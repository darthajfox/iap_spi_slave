==> flow/design.v <==
module ftdi_xcvr(
	input 			ft_clk,
	input 			sys_nrst,
	input 			TXE_N,
	input 			RXF_N,
	output reg  	OE_N,
	output reg		RD_N,
	output reg 		WR_N,
	inout [3:0] 	BE,
	inout [31:0]	DATA,
	input				rd_req,
	input 				wr_req,
	input [31:0]		wr_data,
	input [9:0]			rd_word_cnt,
	output 				wr_rdy,
	output 				rd_rdy,
	output reg [31:0]	rd_data,
	output reg			done,				
	output reg 			busy,
	output reg  		data_valid
);
localparam 	SIG_DELAY = 6;
reg [SIG_DELAY:0] 	TXE_delay;
reg [SIG_DELAY:0]	RXF_delay;
assign wr_rdy = TXE_delay[SIG_DELAY] & !TXE_N & !busy;	 
assign rd_rdy = RXF_delay[SIG_DELAY] & !RXF_N & !busy;	 
reg [31:0] 	DATA_reg;
assign 	DATA = OE_N ? DATA_reg : 32'bz;
reg [3:0] 	BE_reg;	
assign 	BE = OE_N ? BE_reg : 4'bz;
reg 	wr_req_q;
reg 	rd_req_q;
reg [9:0]		word_cnt;
reg [3:0] 		ft_FSM;
localparam 		s_IDLE		= 4'b0001,
				s_READ		= 4'b0010,
				s_WRITE 	= 4'b0100,
				s_FINISH 	= 4'b1000;
always@(posedge ft_clk) begin
	if(!sys_nrst) begin
		OE_N <= 1'b1;
		RD_N <= 1'b1;
		WR_N <= 1'b1;
		rd_data <= 0;
		busy <= 0;
		done <= 0;
		data_valid <= 0;
		rd_req_q <= 0;
		wr_req_q <= 0;
		TXE_delay <= 0;
		RXF_delay <= 0;
		DATA_reg <= 0;
		BE_reg 	<= 0;
		word_cnt <= 0;
		ft_FSM <= s_IDLE;
	end
	else begin
		TXE_delay <= {TXE_delay[SIG_DELAY-1:0], !TXE_N};
		RXF_delay <= {RXF_delay[SIG_DELAY-1:0], !RXF_N};
		wr_req_q <= wr_req;
		rd_req_q <= rd_req;
		done <= 0;
		data_valid <= 0;
		case(ft_FSM) 
			s_IDLE: begin
				if((rd_req_q == 0) && (rd_req == 1) && !RXF_N && !busy) begin
					OE_N <= 0;
					word_cnt <= rd_word_cnt;
					busy <= 1'b1;
					ft_FSM <= s_READ;
				end
				else
				if((wr_req_q == 0) && (wr_req == 1) && !TXE_N && !busy) begin
					WR_N <= 0;
					DATA_reg <= wr_data;
					BE_reg <= 4'b1111;
					busy <= 1'b1;
					ft_FSM <= s_WRITE;
				end
				else begin
					OE_N <= 1'b1;
					RD_N <= 1'b1;
					WR_N <= 1'b1;
					busy <= 0;
					ft_FSM <= s_IDLE;
				end
			end
			s_READ: begin
				if(word_cnt == 0) begin
					OE_N <= 1'b1;
					RD_N <= 1'b1;
					done <= 1'b1;
					data_valid <= 1'b1;
					rd_data <= DATA;
					ft_FSM <= s_IDLE;
				end
				else
				if(RXF_N) begin
					OE_N <= 1'b1;
					RD_N <= 1'b1;
					done <= 1'b1;
					ft_FSM <= s_IDLE;
				end
				else begin
					word_cnt <= word_cnt - 1'b1;
					if(RD_N) begin
						RD_N <= 0;
					end
					else begin
						data_valid <= 1'b1;
						rd_data <= DATA;
					end
				end
			end
			s_WRITE: begin
				WR_N <= 1'b1;
				done <= 1'b1;
				ft_FSM <= s_IDLE;
			end
			default:
				ft_FSM <= s_IDLE;
		endcase
	end
end
endmodule
=== Step by step through the tools: ftdi_xcvr ===
Tool output for the design above, in the order of the flow.
Line numbers count from 1 in the design file above.
Operators carry their Yosys type and port widths (W data, S select, Z words).
Cell names lack the library's common part.
Not given: -

* Design top: ftdi_xcvr
* Clock input: ft_clk
* Standard-cell library: sky130hd
* Timing corner: tt_025C_1v80

=== After elaboration ===
Counts by Yosys on the flattened word-level netlist (proc, flatten, opt, wreduce; memories kept). Register bits leave out memories and registers merged into their read ports (data or address). Print and check cells are left out. Cells with the same type and inputs are merged into one.

* Memories: 0
* Output and inout port bits: 76
* Memory bits (read-only): 0
* Bits in writable memories: 0
* Latch bits: 0
* Bits of input ports: 48
* Register bits after elaboration: 101
* Word-level cells: 86
* Word width x clocked read ports: 0

* Div/mod/pow operators: 0
* Order comparisons: 0
* $mul: 0
* Add/sub/neg operators: 1
* Equal/unequal tests: 12
* Shift-type cells: 0
* Muxes and demuxes: 32
* Bitwise gates (word level): 7
* Reductions and logical operators: 19

{| class="wikitable"
|+ Operator list
! operator !! count
|-
| $mux W32 || 4
|-
| $mux W10 || 3
|-
| $pmux W10 S2 || 1
|-
| $mux W1 || 14
|-
| $reduce_and A3 Y1 || 4
|-
| $mux W4 || 3
|-
| $sub A10 B1 Y10 const B || 1
|-
| $logic_not A10 Y1 || 1
|-
| $ne A2 B2 Y1 const B || 5
|-
| $pmux W4 S2 || 1
|-
| $pmux W1 S2 || 4
|-
| $logic_and A1 B1 Y1 || 6
|-
| $ne A3 B3 Y1 const B || 2
|-
| $mux W3 || 2
|-
| $and A1 B1 Y1 || 4
|-
| $ne A2 B1 Y1 const B || 2
|-
| $reduce_and A2 Y1 || 2
|-
| $reduce_bool A2 Y1 || 2
|-
| $eq A4 B1 Y1 const B || 1
|-
| $eq A4 B2 Y1 const B || 1
|-
| $eq A4 B3 Y1 const B || 1
|-
| $reduce_and A4 Y1 || 1
|-
| $not A1 Y1 || 3
|-
| $logic_not A1 Y1 || 3
|}

=== Longest topological paths ===
Depth = most cells in a row (Yosys ltp): at word level without a register or memory, in the mapped netlist without a sequential cell, where the memories' decode and read muxes count.

* Depth after elaboration: 7
* ABC_AREA: 0
* Depth in mapped cells: 8
* Depth with buffers taken out: 6

=== Netlist ===
Yosys stat after the flow's synthesis: flattened, memories mapped to cells. It holds for the ABC_AREA given above (unset counts as 0); a run with the other value may have another netlist.

* Area of sequential cells: 2001.9 um^2
* Buffer cells: 36
* Mapped area: 4082.7 um^2
* Mapped cells: 465
* Flip-flop cells: 100

{| class="wikitable"
|+ Cells by type
! cell !! count !! total area (um^2)
|-
| dfxtp_1 || 100 || 2001.92
|-
| nand2_1 || 133 || 499.229
|-
| mux2i_1 || 32 || 320.307
|-
| a21oi_1 || 46 || 230.221
|-
| and2_1 || 15 || 93.84
|-
| buf_6 || 6 || 67.565
|-
| clkbuf_1 || 18 || 67.565
|-
| nor2_1 || 15 || 56.304
|-
| o21ai_0 || 11 || 55.053
|-
| buf_4 || 6 || 45.043
|-
| nor3_1 || 9 || 45.043
|-
| nor2b_1 || 5 || 31.28
|-
| buf_8 || 2 || 30.029
|-
| inv_1 || 7 || 26.275
|-
| o311ai_1 || 3 || 26.275
|-
| a31oi_1 || 4 || 25.024
|-
| nor4b_4 || 1 || 23.773
|-
| nor3b_1 || 3 || 22.522
|}

Other cell types: 39; their cells: 49.

=== Timing after synthesis ===
OpenSTA on the mapped netlist: ideal clock, no wires. The path of least setup slack (recovery checks aside). Input and output delay are each 20% of the period. Register names are those of the netlist, which keeps one name where synthesis merged equal registers.

* Path kind: input -> register
* Start: input port TXE_N
* End: register (name not given)
* Path delay: 1.457 ns
* Library setup time: 0.132 ns
* Clock period: 2.6 ns
* Buffers on the path: 3
* Data arrival time: 1.845 ns
* Input delay: 0.520 ns
* Launch time at the first pin: 0.520 ns
* Setup slack: 0.622 ns
* Required time: 2.468 ns
* Stages: 7
* Synthesis period reached: 1.978 ns

"path delay" is the arrival time less input delay plus setup time.
"stages" counts driving pins, that of a launching flip-flop among them; a cell with two outputs on the path counts twice.
"synthesis period reached" is the clock period less the worst setup slack; recovery checks do not enter. This is arithmetic on one report: input and output delays are still those of the set period (20% each).

* Cells stage by stage: or4b_1 > buf_2 > or3b_1 > buf_6 > buf_6 > nand2_1 > a21oi_1

{| class="wikitable"
|+ RTL lines, path post-synthesis
! element !! line !! text
|-
| start: declaration || 4 || <nowiki>input TXE_N,</nowiki>
|}

No chain of elaborated cells between the ends is given.

=== Timing after layout ===
From the final timing report of job 1: the path of least setup slack in the routed layout; clock arrival at registers is part of the times.

* Path kind: input -> output
* Start: input port RXF_N
* End: output port rd_rdy
* Clock period: 3.18 ns
* Launch time at the first pin: 0.64 ns
* Buffers on the path: 2
* Setup slack: 0.44 ns
* Required time: 2.54 ns
* Stages: 3
* Input delay: 0.64 ns
* Data arrival time: 2.11 ns
* External output delay: 0.64 ns

The rows between start and end are the longest chain of elaborated cells between them; the timing report does not say that the signal goes this way. Where chains are equally long, one stands for them.
Each line given opens the expression or statement behind the cell; cells for indexed reads and writes are added by Yosys, which also makes memories of some case tables.

* Cells stage by stage: clkdlybuf4s50_1 > nor3b_1 > clkdlybuf4s50_1
* Length of the longest elaborated chain: 3
* Elaborated cells between the ends (all ways): 3
* Classes of those cells: logic (2); reduce/logical (1)

{| class="wikitable"
|+ RTL lines, path after layout
! element !! line !! text
|-
| start: declaration || 5 || <nowiki>input RXF_N,</nowiki>
|-
| $logic_not A1 Y1 || 26 || <nowiki>assign rd_rdy = RXF_delay[SIG_DELAY] & !RXF_N & !busy;</nowiki>
|-
| $and A1 B1 Y1 (2 in a row) || 26 ||
|-
| end: declaration || 16 || <nowiki>output rd_rdy,</nowiki>
|}

Measured data: module ftdi_xcvr, platform sky130hd, 2 stored runs of the flow under differing settings, order arbitrary. Input and output delays are each 20% of the period that was set; the output load is 0.01 pF.
By "reached clock period" is meant the clock period of the run minus its worst setup slack. This is arithmetic on one report: input and output delays are still those of the set period (20% each).
"allowed time less slack (worst setup path)": the worst setup path's part of the clock period (all of it between registers, 20% less for each end at a port) less its slack. A launch clock that arrives late makes it longer, a capture clock that arrives late makes it shorter.
By "total power after layout" is meant OpenSTA's value without simulated activity: inputs other than the clock are taken to toggle once in ten clock periods, and the tool carries that through the logic.

=== Job 1 ===
{| class="wikitable"
! Setting !! Value
|-
| period_ns || 3.18
|-
| CORE_UTILIZATION || 15
|-
| PLACE_DENSITY || 0.95
|-
| HOLD_SLACK_MARGIN || 0.25
|-
| CORE_ASPECT_RATIO || 0.51
|-
| GPL_TIMING_DRIVEN || 0
|-
| CTS_CLUSTER_DIAMETER || 366
|-
| MIN_ROUTING_LAYER || met1
|-
| CAP_MARGIN || 20
|-
| CORE_MARGIN || 2
|-
| SLEW_MARGIN || 20
|-
! Result !! Value
|-
| Smallest hold slack || 0.396 ns
|-
| Total power after layout || 2823 µW
|-
| Utilization after layout || 21.1%
|-
| Allowed time less slack (worst setup path) || 1.47 ns
|-
| Type of the worst setup path || input -> output
|-
| Die outline area || 28629.5 um^2
|-
| Post-route setup TNS || 0.000 ns
|-
| Reached clock period || 2.742 ns
|-
| Post-synthesis cell area || 4082.7 um^2
|-
| Area of the standard cells in the finished layout || 5675.4 um^2
|-
| Worst slack on setup checks || 0.438 ns
|}

=== Job 2 ===
{| class="wikitable"
! Setting !! Value
|-
| period_ns || 1.5
|-
| CAP_MARGIN || 20
|-
| CORE_MARGIN || 2
|-
| CORE_UTILIZATION || 40
|-
| SLEW_MARGIN || 20
|-
! Result !! Value
|-
| Smallest hold slack || 0.066 ns
|-
| Total power after layout || 5933 µW
|-
| Utilization after layout || 63.6%
|-
| Allowed time less slack (worst setup path) || 1.92 ns
|-
| Type of the worst setup path || register -> register
|-
| Die outline area || 11031.3 um^2
|-
| Post-route setup TNS || -26.482 ns
|-
| Reached clock period || 1.918 ns
|-
| Post-synthesis cell area || 4082.7 um^2
|-
| Area of the standard cells in the finished layout || 6243.5 um^2
|-
| Worst slack on setup checks || -0.418 ns
|}
