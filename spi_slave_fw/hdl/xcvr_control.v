==> flow/design.v <==
module xcvr_control (
	input 				sys_clk,
	input 				sys_nrst,
	output reg [2:0] 	LED,
	input 				wr_rdy,
	input				rd_rdy,
	input				ft_data_valid,
	input				ft_done,
	input [31:0]		rd_data,
	output reg			wr_req,
	output reg			rd_req,
	output reg [9:0]	rd_word_cnt,
	output reg [31:0] 	wr_data,
	input 				fifo_empty,
	input				fifo_full,
	input 				fifo_almost_empty,
	output reg 			fifo_wr_req,
	output reg			fifo_sync_rst,
	output reg [15:0] 	fifo_wr_data,
	output reg			debug_check_fifo,
	output reg			debug_fill_fifo,
	input 		 		program_done,
	input				verify_done,
	input 				program_error,
	input 				spi_violation_err,
	input 				spi_process_err,
	output reg [15:0]	programmer_command
);
reg [7:0] 	cmd_opcode;
reg	[23:0]	cmd_data;
reg [9:0]	fifo_written_cnt;
reg [4:0] 	wait_cnt;
localparam 	WAIT_DELAY = 5'd31;
reg [29:0] 	blink_cnt;
reg [6:0] 	main_FSM;
localparam 	s_IDLE 			= 7'b000_0001,
			s_READ_CMD  	= 7'b000_0010,
			s_EXEC_CMD 		= 7'b000_0100,
			s_FILL_FIFO		= 7'b001_0000,
			s_SEND_FIFO_CNT	= 7'b010_0000,
			s_WAIT_DONE 	= 7'b100_0000;
always@(posedge sys_clk) begin
	if(!sys_nrst) begin
		LED <= 0;
		wr_req <= 0;
		rd_req <= 0;
		wr_data <= 0;
		rd_word_cnt <= 0;
		fifo_wr_req	<= 0;
		fifo_wr_data <= 0;
		fifo_sync_rst <= 0;
		cmd_opcode <= 0;
		cmd_data <= 0;
		programmer_command <= 0;
		wait_cnt <= 0;
		blink_cnt <= 0;
		fifo_written_cnt <= 0;
		main_FSM <= s_IDLE;
		debug_check_fifo <= 0;
		debug_fill_fifo <= 0;
	end
	else begin
		wr_req <= 0;
		rd_req <= 0;
		fifo_wr_req <= 0;
		fifo_sync_rst <= 0;
		debug_check_fifo <= 0;
		debug_fill_fifo <= 0;
		if(blink_cnt == 30'd50_000_000) begin
			LED[0] <= ~LED[0];
			blink_cnt <= 0;
		end
		else
			blink_cnt <= blink_cnt + 1'b1;
		case(main_FSM)
			s_IDLE: begin
				if(rd_rdy) begin
					rd_req <= 1'b1;
					rd_word_cnt <= 10'd1;
					main_FSM <= s_READ_CMD;
				end
				else begin
					programmer_command <= 0;
					cmd_opcode <= 0;
					cmd_data <= 0;
					fifo_written_cnt <= 0;
					wait_cnt <= 0;
					main_FSM <= s_IDLE;
				end
			end
			s_READ_CMD: begin
				if(ft_done) begin
					cmd_opcode <= rd_data[7:0];
					cmd_data  <= rd_data[31:8];
					main_FSM <= s_EXEC_CMD;
				end
				else begin
					main_FSM <= s_READ_CMD;
				end
			end
			s_EXEC_CMD: begin
				case(cmd_opcode)
					8'd1: begin 	 
						LED[1] <= cmd_data[0];
						LED[2] <= cmd_data[1];
						main_FSM <= s_IDLE;
					end
					8'd2: begin 	 
						debug_fill_fifo <= 1;
						if(rd_rdy) begin
							rd_word_cnt <= cmd_data[9:0];
							rd_req <= 1'b1;
							fifo_written_cnt <= 0;
							main_FSM <= s_FILL_FIFO;
						end
						else
							main_FSM <= s_EXEC_CMD;
					end
					8'd4: begin 	 
						debug_check_fifo <= 1;
						if(wr_rdy) begin
							wr_data[7:0] <= {spi_process_err, spi_violation_err, program_error, program_done, verify_done, 
												fifo_almost_empty, fifo_empty, fifo_full};
							wr_data[31:8] <= 0;
							wr_req <= 1'b1;
							main_FSM <= s_WAIT_DONE;
						end
						else 
							main_FSM <= s_EXEC_CMD;
					end
					8'd6: begin 	 
						programmer_command <= cmd_data[15:0];
						main_FSM <= s_IDLE;
					end
					8'd8: begin 	 
						fifo_sync_rst <= 1'b1;
						main_FSM <= s_IDLE;
					end
					default: main_FSM <= s_IDLE;
				endcase
			end
			s_FILL_FIFO: begin
				if(ft_data_valid) begin
					fifo_wr_req <= 1'b1;
					fifo_wr_data <= rd_data[15:0];
					fifo_written_cnt <= fifo_written_cnt + 1'b1;
					if(ft_done) begin
						main_FSM <= s_SEND_FIFO_CNT;
					end
				end
				else
					main_FSM <= s_FILL_FIFO;
			end
			s_SEND_FIFO_CNT: begin
				if(wr_rdy) begin
					wr_data[9:0] <= fifo_written_cnt;
					wr_req <= 1'b1;
					main_FSM <= s_WAIT_DONE; 
				end
				else 
					main_FSM <= s_SEND_FIFO_CNT;
			end
			s_WAIT_DONE: begin
				if(ft_done) begin
					main_FSM <= s_IDLE;
				end
				else
					main_FSM <= s_WAIT_DONE;
			end
			default:
				main_FSM <= s_IDLE;
		endcase
	end
end
endmodule
# Tool chain data of xcvr_control
# The steps from the RTL of xcvr_control to its reports follow in flow order.
# Line numbers count from 1 in the design file above.
# Library cell names are shortened.
# Not given: --
[inputs] top_module="xcvr_control" clock="sys_clk" lib="sky130hd" corner="tt_025C_1v80"

# Word-level counts
# Yosys after proc, flatten, opt, wreduce and memory -nomap, before mapping. Memory bits, and registers merged into a memory's read port (data or address), are not among the register bits. Print and check cells are not counted.
[word_totals] regBits=132 inputBits=46 output_inout_bits=83 word_cells=105
[op_classes] add_sub_neg=2 n_eq=23 n_mux=46 bitwise=2 n_reduce_logical=14
[op_table] op="two-way mux 10 bit" count=7
[op_table] op="case mux 16 bit (select 2 bit)" count=2
[op_table] op="two-way mux 16 bit" count=4
[op_table] op="case mux 7 bit (select 6 bit)" count=1
[op_table] op="two-way mux 8 bit" count=5
[op_table] op="two-way mux 7 bit" count=5
[op_table] op="case mux 8 bit (select 2 bit)" count=2
[op_table] op="adder 30 x 1 -> 30 bit (second input constant)" count=1
[op_table] op="equality test 30 x 26 -> 1 bit (second input constant)" count=1
[op_table] op="case mux 10 bit (select 3 bit)" count=1
[op_table] op="!= test 2 bit (second input constant)" count=10
[op_table] op="case mux 10 bit (select 2 bit)" count=1
[op_table] op="equality test 8 x 3 -> 1 bit (second input constant)" count=2
[op_table] op="case mux 7 bit (select 2 bit)" count=1
[op_table] op="adder 10 x 1 -> 10 bit (second input constant)" count=1
[op_table] op="AND reduction 2 bit" count=4
[op_table] op="AND reduction 4 bit" count=2
[op_table] op="equality test 8 x 1 -> 1 bit (second input constant)" count=1
[op_table] op="equality test 8 x 2 -> 1 bit (second input constant)" count=1
[op_table] op="equality test 8 x 4 -> 1 bit (second input constant)" count=1
[op_table] op="two-way mux 2 bit" count=4
[op_table] op="two-way mux 1 bit" count=8
[op_table] op="equality test 7 x 1 -> 1 bit (second input constant)" count=1
[op_table] op="equality test 7 x 2 -> 1 bit (second input constant)" count=1
[op_table] op="equality test 7 x 3 -> 1 bit (second input constant)" count=1
[op_table] op="equality test 7 x 5 -> 1 bit (second input constant)" count=1
[op_table] op="equality test 7 x 6 -> 1 bit (second input constant)" count=1
[op_table] op="equality test 7 bit (second input constant)" count=1
# Other operator kinds: 11; their cells: 16.

# Logic depth
# Depth = most cells in a row (Yosys ltp): at word level without a register or memory, in the mapped netlist without a sequential cell, where the memories' decode and read muxes count.
[depth] ltp_word=3 ABC_AREA=1 depth_mapped=10

# Synthesis result
# The flow's flattened synthesis, as Yosys stat reports it; memories are mapped. The netlist is that of the ABC_AREA named above (0 if unset); the other value can give another one.
# The area totals of this step are shown rounded.
[by_type] cell_type="dfxtp_1" count=131 area_total_um2=2.62E+03
[by_type] cell_type="nand2_1" count=211 area_total_um2=792.01
[by_type] cell_type="nor2_1" count=154 area_total_um2=578.054
[by_type] cell_type="a21oi_1" count=72 area_total_um2=360.346
[by_type] cell_type="nand3_1" count=68 area_total_um2=340.326
[by_type] cell_type="inv_1" count=78 area_total_um2=292.781
[by_type] cell_type="buf_4" count=29 area_total_um2=217.709
[by_type] cell_type="o21ai_0" count=23 area_total_um2=115.11
[by_type] cell_type="nand2_2" count=13 area_total_um2=81.328
[by_type] cell_type="mux2i_1" count=8 area_total_um2=80.077
[by_type] cell_type="a211oi_1" count=10 area_total_um2=75.072
[by_type] cell_type="nand4_1" count=9 area_total_um2=56.304
[by_type] cell_type="xnor2_1" count=6 area_total_um2=52.55
[by_type] cell_type="nand2_4" count=4 area_total_um2=45.043
[by_type] cell_type="xor2_1" count=5 area_total_um2=43.792
[by_type] cell_type="clkbuf_1" count=11 area_total_um2=41.29
[by_type] cell_type="buf_2" count=8 area_total_um2=40.038
[by_type] cell_type="ha_1" count=3 area_total_um2=37.536
# Other cell types: 20; their cells: 42.
[mapped] cells=885 yosys_area_um2=6180 seq_area_um2=2623 ff_cells=131 buffers=52

# Timing after synthesis
# Path of least setup slack by OpenSTA after synthesis, without wires, with an ideal clock, recovery checks aside; 20% of the period is set as input and as output delay. Where synthesis merged equal registers, the netlist keeps one of their names.
[synth_path] path_type="input -> register" startpoint="input port rd_rdy" endpoint="register rd_word_cnt[4]" tclk_ps=4330 arrival_ps=1575 required_ps=4216 setup_slack_ps=2641 delay_ps=823 path_stages=6 synth_period_reached_ps=1689
# "delay_ps" is the arrival time less input delay plus setup time.
# "path_stages": output pins that drive a net of the path, with the launching flip-flop's if there is one; two outputs of one cell count as two.
# "synth_period_reached_ps" is the clock period less the worst setup slack; recovery checks do not enter. This is arithmetic on one report: input and output delays are still those of the set period (20% each).
# The rows between start and end are the longest chain of elaborated cells between them; the timing report does not say that the signal goes this way. Where chains are equally long, one stands for them.
# Each line given opens the expression or statement behind the cell; cells for indexed reads and writes are added by Yosys, which also makes memories of some case tables.
# At most two assigning lines are given for a register; there are more.
[synth_via] cell_sequence="nand2_2 > o21ai_1 > nand3_4 > buf_6 > a21oi_1 > nor2_1" elab_chain_len=3
[synth_rtl] item="from (decl)" line_no=6 source="input rd_rdy,"
[synth_rtl] item="two-way mux 10 bit" line_no=110 source="if(rd_rdy) begin"
[synth_rtl] item="two-way mux 10 bit" line_no=102 source="case(cmd_opcode)"
[synth_rtl] item="case mux 10 bit (select 2 bit)" line_no=75 source="case(main_FSM)"
[synth_rtl] item="to (assign)" line_no=79 source="rd_word_cnt <= 10'd1;"
[synth_rtl] item="to (assign)" line_no=111 source="rd_word_cnt <= cmd_data[9:0];"
[synth_rtl] item="to (decl)" line_no=12 source="output reg [9:0] rd_word_cnt,"

# Timing after layout
# Path of least setup slack in the final report of job 1 (OpenROAD, finished layout, wires in). Where an end is a register, its clock arrival counts in the times.
# The report prints the path's times to 10 ps; the period is as set.
[layout_path] path_type="register -> output" startpoint="register LED[0]" endpoint="output port LED[0]" tclk_ps=2360 arrival_ps=1220 required_ps=1890 setup_slack_ps=670 path_stages=2
[layout_via] cell_sequence="dfxtp_1 > dlygate4sd2_1" elab_chain_len=0
[layout_rtl] item="from (decl)" line_no=4 source="output reg [2:0] LED,"
[layout_rtl] item="from (assign)" line_no=44 source="LED <= 0;"
[layout_rtl] item="from (assign)" line_no=70 source="LED[0] <= ~LED[0];"
[layout_rtl] item="to (decl)" line_no=4

==> runs of xcvr_control <==
Module xcvr_control, platform sky130hd: 2 stored runs of the flow (Yosys, OpenROAD) with differing settings, in no particular order. Input and output delays are each 20% of the period that was set; the output load is 0.01 pF.
"achieved_period_ps" means the clock period less the worst setup slack. The figure is calculated, with input and output delays left at 20% of the set period.
"worst_setup_path_time_ps" is the time allowed to the run's worst setup path (the clock period less input and output delay, where it has them) less its slack. Clock arrival times count: a late capture clock shortens it, a late launch clock lengthens it.
"power_mw" rests on the timing tool's default activity at the inputs, not on a simulated workload.
"worst_setup_path_time_ps" is given in steps of 10 ps.
The results are shown rounded.

[flow] job 1: files
==> flow/run.sh <==
#!/bin/bash
# the make line also repeats the synthesis and layout settings of config.mk as NAME=value (left out here)
make -C /OpenROAD-flow-scripts/flow DESIGN_CONFIG=/design/flow/config.mk WORK_HOME=/design/flow/orfs CLKGATE_MAP_FILE= finish
==> flow/config.mk <==
export PLATFORM = sky130hd
export DESIGN_NAME = xcvr_control
export DESIGN_NICKNAME = xcvr_control
export VERILOG_FILES = /design/flow/design.v
export SDC_FILE = /design/flow/constraint.sdc
export NUM_CORES = 4
export LEC_CHECK = 0
export ABC_AREA = 1
export CAP_MARGIN = 25
export CORE_MARGIN = 2
export CORE_UTILIZATION = 61
export CTS_CLUSTER_DIAMETER = 350
export CTS_CLUSTER_SIZE = 65
export HOLD_SLACK_MARGIN = -0.1
export MAX_ROUTING_LAYER = met5
export SETUP_SLACK_MARGIN = 0.58
export SLEW_MARGIN = 20
==> flow/constraint.sdc <==
create_clock -name core_clock -period 2.36 [get_ports {sys_clk}]
set_input_delay 0.4720 -clock core_clock [delete_from_list [all_inputs] [get_ports {sys_clk}]]
set_output_delay 0.4720 -clock core_clock [all_outputs]
set_load 0.01 [all_outputs]

[flow] job 1: metrics
[metrics] total_die_area_um2 = 10950
[metrics] worst_setup_path_time_ps = 1220
[metrics] worst_path_kind = register -> output
[metrics] worstSetupSlack_ps = 671
[metrics] worst_hold_slack_ps = 351
[metrics] yosys_chip_area_um2 = 6180
[metrics] power_mw = 5.376
[metrics] layout_utilization_pct = 78.2
[metrics] finalCellArea_um2 = 7679
[metrics] setupTns_ps = 0
[metrics] achieved_period_ps = 1689

[flow] job 2: files
==> flow/run.sh <==
#!/bin/bash
# the make line also repeats the synthesis and layout settings of config.mk as NAME=value (left out here)
make -C /OpenROAD-flow-scripts/flow DESIGN_CONFIG=/design/flow/config.mk WORK_HOME=/design/flow/orfs CLKGATE_MAP_FILE= finish
==> flow/config.mk <==
export PLATFORM = sky130hd
export DESIGN_NAME = xcvr_control
export DESIGN_NICKNAME = xcvr_control
export VERILOG_FILES = /design/flow/design.v
export SDC_FILE = /design/flow/constraint.sdc
export NUM_CORES = 4
export LEC_CHECK = 0
export ABC_AREA = 0
export CAP_MARGIN = 20
export CELL_PAD_IN_SITES_DETAIL_PLACEMENT = 0
export CELL_PAD_IN_SITES_GLOBAL_PLACEMENT = 1
export CORE_ASPECT_RATIO = 0.75
export CORE_MARGIN = 2
export CORE_UTILIZATION = 53
export CTS_CLUSTER_DIAMETER = 110
export SETUP_SLACK_MARGIN = 0.24
export SLEW_MARGIN = 20
export TNS_END_PERCENT = 90
==> flow/constraint.sdc <==
create_clock -name core_clock -period 3.8 [get_ports {sys_clk}]
set_input_delay 0.7600 -clock core_clock [delete_from_list [all_inputs] [get_ports {sys_clk}]]
set_output_delay 0.7600 -clock core_clock [all_outputs]
set_load 0.01 [all_outputs]

[flow] job 2: metrics
[metrics] setupTns_ps = 0
[metrics] worstSetupSlack_ps = 1177
[metrics] yosys_chip_area_um2 = 5584
[metrics] achieved_period_ps = 2623
[metrics] power_mw = 3.349
[metrics] finalCellArea_um2 = 7183
[metrics] worst_setup_path_time_ps = 2620
[metrics] worst_path_kind = register -> register
[metrics] total_die_area_um2 = 11380
[metrics] worst_hold_slack_ps = 451
[metrics] layout_utilization_pct = 69.8
