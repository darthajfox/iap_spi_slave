==> flow/design.v <==
module spi_xcvr #(
		parameter CLK_RATIO = 3
	)
(	
	input 				sys_clk,
	input 				sys_nrst,
	input 				enable,
	input 				wr_req,
	input [7:0] 		wr_data,
	output reg 			busy,
	output reg 			done,
	output reg [7:0] 	rd_data,
	input 				MISO,
	output	 			SCK,
	output reg 			MOSI,
	output reg 			NSS
);
reg 		transmit_en;
reg [7:0]	wr_data_reg;
reg [3:0] 	bit_cnt;
reg [3:0] 	spi_FSM;
localparam 	s_IDLE 	= 4'b0001,  
			s_WAIT	= 4'b0010,
			s_TRSMT	= 4'b0100;
always@(posedge sys_clk) begin
	if(!sys_nrst) begin
		busy <= 0;
		done <= 0;
		NSS <= 1'b1;
		transmit_en <= 0;
		spi_FSM <= s_IDLE;
	end
	else begin
		done <= 0;
		case(spi_FSM) 
			s_IDLE: begin
				if(enable) begin
					NSS <= 0;
					if(wr_req) begin
						transmit_en <= 1'b1;
						wr_data_reg <= wr_data;
						busy <= 1'b1;
						spi_FSM <= s_TRSMT;
					end
					else
						spi_FSM <= s_WAIT;
				end
				else begin
					NSS <= 1'b1;
					transmit_en <= 0;
					spi_FSM <= s_IDLE;
				end
			end
			s_WAIT: begin   
				if(enable & wr_req) begin
					transmit_en <= 1'b1;
					busy <= 1'b1;
					wr_data_reg <= wr_data;
					spi_FSM <= s_TRSMT;
				end
				else 
				if(!enable) begin
					spi_FSM <= s_IDLE;
				end
				else
					spi_FSM <= s_WAIT;
			end
			s_TRSMT: begin
				if(bit_cnt == 4'd8) begin
					busy <= 0;
					done <= 1'b1;
					transmit_en <= 0;
					if(enable) begin
						spi_FSM <= s_WAIT;
					end
					else begin
						spi_FSM <= s_IDLE;
					end
				end
				else
					spi_FSM <= s_TRSMT;
			end
		endcase
	end
end
reg 		SCK_reg;
reg [$clog2(CLK_RATIO-1):0] clk_cnt;
assign SCK = SCK_reg || NSS;
always@(posedge sys_clk) begin
	if(NSS) begin
		SCK_reg <= 1'b1;
		clk_cnt <= 0;
		MOSI <= 0;
		bit_cnt <= 0;
	end
	else begin
		if(bit_cnt == 4'd8) begin
			bit_cnt <= 0;
		end
		if(clk_cnt == (CLK_RATIO - 1'b1)) begin
			clk_cnt <= 0;
			if(transmit_en) begin
				SCK_reg <= !SCK_reg;
				if(SCK_reg) begin  
					MOSI <= wr_data_reg[7 - bit_cnt];
				end
				if(!SCK_reg) begin  
					rd_data <= {rd_data[6:0], MISO};
					bit_cnt <= bit_cnt + 1'b1;
				end
			end
		end
		else
			clk_cnt <= clk_cnt + 1'b1;
	end
end
endmodule
======== From RTL to reports: spi_xcvr ========
Tool output for the design above, in the order of the flow.
Lines are those of the file above, counted from 1.
Cell names lack the library's common part.
The mark -- stands for no value.
design
  top ..................................... spi_xcvr
  clock input ............................. sys_clk
  standard-cell library ................... sky130hd
  timing corner ........................... tt_025C_1v80

======== Elaborated design ========
Counts by Yosys on the flattened word-level netlist (proc, flatten, opt, wreduce; memories kept). Register bits leave out memories and registers merged into their read ports (data or address). Print and check cells are left out. Cells with the same type and inputs are merged into one.
word-level totals
  output and inout port bits .............. 13
  elaborated cells ........................ 63
  flip-flop bits (word level) ............. 32
  bits of input ports ..................... 13
cells by class
  reductions and logical operators ........ 12
  multiplexer cells ....................... 23
  shift-type cells ........................ 1
  bitwise logic cells ..................... 3
  eq/ne operators ......................... 10
  add/subtract/negate cells ............... 3
operators with widths
  cell                                                  number
  two-way mux 8 bit                                     3
  two-way mux 4 bit                                     5
  parallel mux 8 bit (select 2 bit)                     1
  parallel mux 4 bit (select 3 bit)                     1
  AND reduction 5 bit                                   2
  two-way mux 3 bit                                     3
  != test 2 bit (second input constant)                 4
  AND reduction 4 bit                                   2
  indexed select 8 x 5 -> 1 bit                         1
  two-way mux 1 bit                                     7
  parallel mux 1 bit (select 3 bit)                     2
  subtractor 3 x 4 -> 5 bit (first input constant)      1
  AND reduction 2 bit                                   2
  adder 4 x 1 -> 4 bit (second input constant)          1
  equality test 4 x 1 -> 1 bit (second input constant)  1
  equality test 4 x 2 -> 1 bit (second input constant)  1
  equality test 4 x 3 -> 1 bit (second input constant)  1
  equality test 4 bit (second input constant)           1
  != test 3 bit (second input constant)                 1
  AND reduction 3 bit                                   1
  nonzero test 3 bit                                    1
  inverter 1 bit                                        2
  adder 2 x 1 -> 2 bit (second input constant)          1
  equality test 2 bit (second input constant)           1
  nonzero test 2 bit                                    1
  OR reduction 2 bit                                    1
  two-way mux 2 bit                                     1
  bitwise AND 1 bit                                     1
Other operator kinds: 2; their cells: 2.

======== Depth ========
Depth = most cells in a row (Yosys ltp): at word level without a register or memory, in the mapped netlist without a sequential cell, where the memories' decode and read muxes count.
depth
  word-level depth ........................ 5
  ABC_AREA ................................ 1
  depth in mapped cells ................... 8
  mapped depth without buffers ............ 8

======== After synthesis ========
Source: synth_stat.txt of the flow (Yosys; design flattened, memories mapped). It holds for the ABC_AREA given above (unset counts as 0); a run with the other value may have another netlist.
Totals and module areas in this step are rounded.
cells by type
  cell type  number  area in all (µm²)
  edfxtp_1   16      480.461
  dfxtp_1    15      300.288
  nand2_1    30      112.608
  nand3_1    12      60.058
  inv_1      14      52.55
  ha_1       3       37.536
  a21oi_1    6       30.029
  nor2_4     2       22.522
  nor2_1     5       18.768
  a21oi_4    1       16.266
  nand3_2    1       10.01
  nor3_1     2       10.01
  o21ai_0    2       10.01
  a31o_2     1       8.758
  o21ai_2    1       8.758
  a21boi_1   1       7.507
  inv_2      2       7.507
  o211ai_1   1       7.507
Other cell types: 6; their cells: 6.
synthesis totals
  cell area after synthesis ............... 0.00124 mm²
  flip-flops .............................. 31
  sequential area ......................... 0.000781 mm²
  buffers ................................. 0
  mapped cells ............................ 121

======== Timing after synthesis ========
Source: OpenSTA report_checks on the synthesized netlist (no wires, ideal clock, input and output delay 20% of the period each), path of least setup slack; recovery checks are left aside. Register names are those of the netlist, which keeps one name where synthesis merged equal registers.
timing path after synthesis
  path type ............................... reg2reg
  start point ............................. reg spi_FSM
  end point ............................... reg wr_data_reg[0]
  delay of the path ....................... 1.313 ns
  data required time ...................... 1.086 ns
  time at the first pin ................... 0.000 ns
  data arrival time ....................... 0.939 ns
  stages on the path ...................... 5
  buffers on the path ..................... 0
  clock period ............................ 1.46 ns
  library setup time ...................... 0.374 ns
  path slack .............................. 0.147 ns
  synthesis period reached ................ 1.313 ns
"delay of the path" is the arrival time less input delay plus setup time.
"stages on the path": output pins that drive a net of the path, with the launching flip-flop's if there is one; two outputs of one cell count as two.
"synthesis period reached" = period - worst setup slack (recovery checks aside). The figure is calculated, with input and output delays left at 20% of the set period.
Where an end lacks its bit number, it is one bit of the signal, or one of the new flip-flops if synthesis recoded a state register.
At most two assigning lines are given for a register; there are more.
on the way, after synthesis
  cell sequence ........................... dfxtp_1 inv_1 nand2_1 nand2_1 nor2_1
RTL lines, path after synthesis
  what             RTL line  RTL
  start, declared  21        reg [3:0] spi_FSM;
  start, assigned  31        spi_FSM <= s_IDLE;
  start, assigned  43        spi_FSM <= s_TRSMT;
  end, assigned    41        wr_data_reg <= wr_data;
  end, assigned    58        wr_data_reg <= wr_data;
  end, declared    19        reg [7:0] wr_data_reg;
No chain of elaborated cells between the ends is given.

======== Path in the finished layout ========
Path of least setup slack in the final report of flow run 1 (OpenROAD, finished layout, wires in). Where an end is a register, its clock arrival counts in the times.
timing path post-layout
  path type ............................... reg2out
  start point ............................. reg NSS
  end point ............................... out SCK
  stages on the path ...................... 5
  external output delay ................... 0.19 ns
  clock period ............................ 0.945 ns
  buffers on the path ..................... 2
  data required time ...................... 0.76 ns
  path slack .............................. -0.25 ns
  time at the first pin ................... 0.32 ns
  data arrival time ....................... 1.01 ns
The rows between start and end are the longest chain of elaborated cells between them; the timing report does not say that the signal goes this way. Where chains are equally long, one stands for them.
Each line given opens the expression or statement behind the cell; cells for indexed reads and writes are added by Yosys, which also makes memories of some case tables.
At most two assigning lines are given for a register; there are more.
on the way, post-layout
  cell sequence ........................... dfxtp_2 buf_6 inv_4 nand2_4 buf_6
  cells in the longest elaborated chain ... 1
  elaborated cells between the ends (all ways) .. 1
  RTL lines with such cells ............... 1
  those cells by class .................... reduce/logical: 1
RTL lines, path post-layout
  what              RTL line  RTL
  start, declared   16        output reg NSS
  start, assigned   29        NSS <= 1'b1;
  start, assigned   38        NSS <= 0;
  logical OR 1 bit  88        assign SCK = SCK_reg || NSS;
  end, declared     14        output SCK,

FLOW RESULTS
============

Design spi_xcvr on sky130hd. What follows are 2 stored runs of the flow, each under its own settings; their order means nothing. The constraints put input and output delay at 20% of the set period each and load the outputs with 0.01 pF.
By "clock period achieved" is meant the clock period of the run minus its worst setup slack. This is arithmetic on one report: input and output delays are still those of the set period (20% each).
"time on the worst setup path" = time allowed to the worst setup path (clock period - input delay - output delay, where it has them) - its slack; a late launch clock adds to it, a late capture clock takes from it.
Measured values are rounded.

======== flow run 1 ========
==> flow/run.sh <==
#!/bin/bash
# the make line also repeats the synthesis and layout settings of config.mk as NAME=value (left out here)
make -C /OpenROAD-flow-scripts/flow DESIGN_CONFIG=/design/flow/config.mk WORK_HOME=/design/flow/orfs CLKGATE_MAP_FILE= finish
==> flow/config.mk <==
export PLATFORM = sky130hd
export DESIGN_NAME = spi_xcvr
export DESIGN_NICKNAME = spi_xcvr
export VERILOG_FILES = /design/flow/design.v
export SDC_FILE = /design/flow/constraint.sdc
export NUM_CORES = 4
export LEC_CHECK = 0
export ABC_AREA = 1
export CAP_MARGIN = 30
export CELL_PAD_IN_SITES_GLOBAL_PLACEMENT = 1
export CORE_MARGIN = 2
export CORE_UTILIZATION = 47
export GPL_ROUTABILITY_DRIVEN = 0
export PLACE_DENSITY = 0.47
export SETUP_SLACK_MARGIN = -0.08
export SLEW_MARGIN = 20
export TNS_END_PERCENT = 85
==> flow/constraint.sdc <==
create_clock -name core_clock -period 0.945 [get_ports {sys_clk}]
set_input_delay 0.1890 -clock core_clock [delete_from_list [all_inputs] [get_ports {sys_clk}]]
set_output_delay 0.1890 -clock core_clock [all_outputs]
set_load 0.01 [all_outputs]

-------- measured, flow run 1 --------
  worst setup slack after layout .......... -0.253 ns
  time on the worst setup path ............ 1.01 ns
  type of the worst setup path ............ reg2out
  cell area after synthesis ............... 0.00124 mm²
  total negative slack on setup checks .... -5.12 ns
  total die area .......................... 0.00306 mm²
  smallest hold slack ..................... 0.416 ns
  utilization ............................. 81.3%
  standard-cell area after layout ......... 0.00201 mm²
  clock period achieved ................... 1.198 ns

======== flow run 2 ========
==> flow/run.sh <==
#!/bin/bash
# the make line also repeats the synthesis and layout settings of config.mk as NAME=value (left out here)
make -C /OpenROAD-flow-scripts/flow DESIGN_CONFIG=/design/flow/config.mk WORK_HOME=/design/flow/orfs CLKGATE_MAP_FILE= finish
==> flow/config.mk <==
export PLATFORM = sky130hd
export DESIGN_NAME = spi_xcvr
export DESIGN_NICKNAME = spi_xcvr
export VERILOG_FILES = /design/flow/design.v
export SDC_FILE = /design/flow/constraint.sdc
export NUM_CORES = 4
export LEC_CHECK = 0
export CAP_MARGIN = 20
export CELL_PAD_IN_SITES_DETAIL_PLACEMENT = 1
export CORE_ASPECT_RATIO = 0.88
export CORE_MARGIN = 2
export CORE_UTILIZATION = 62
export MAX_ROUTING_LAYER = met5
export MIN_ROUTING_LAYER = met1
export PLACE_DENSITY_LB_ADDON = 0.05
export SLEW_MARGIN = 15
==> flow/constraint.sdc <==
create_clock -name core_clock -period 1.26 [get_ports {sys_clk}]
set_input_delay 0.2520 -clock core_clock [delete_from_list [all_inputs] [get_ports {sys_clk}]]
set_output_delay 0.2520 -clock core_clock [all_outputs]
set_load 0.01 [all_outputs]

-------- flow run 2 --------
  unfinished; error DPL-0033 in placement
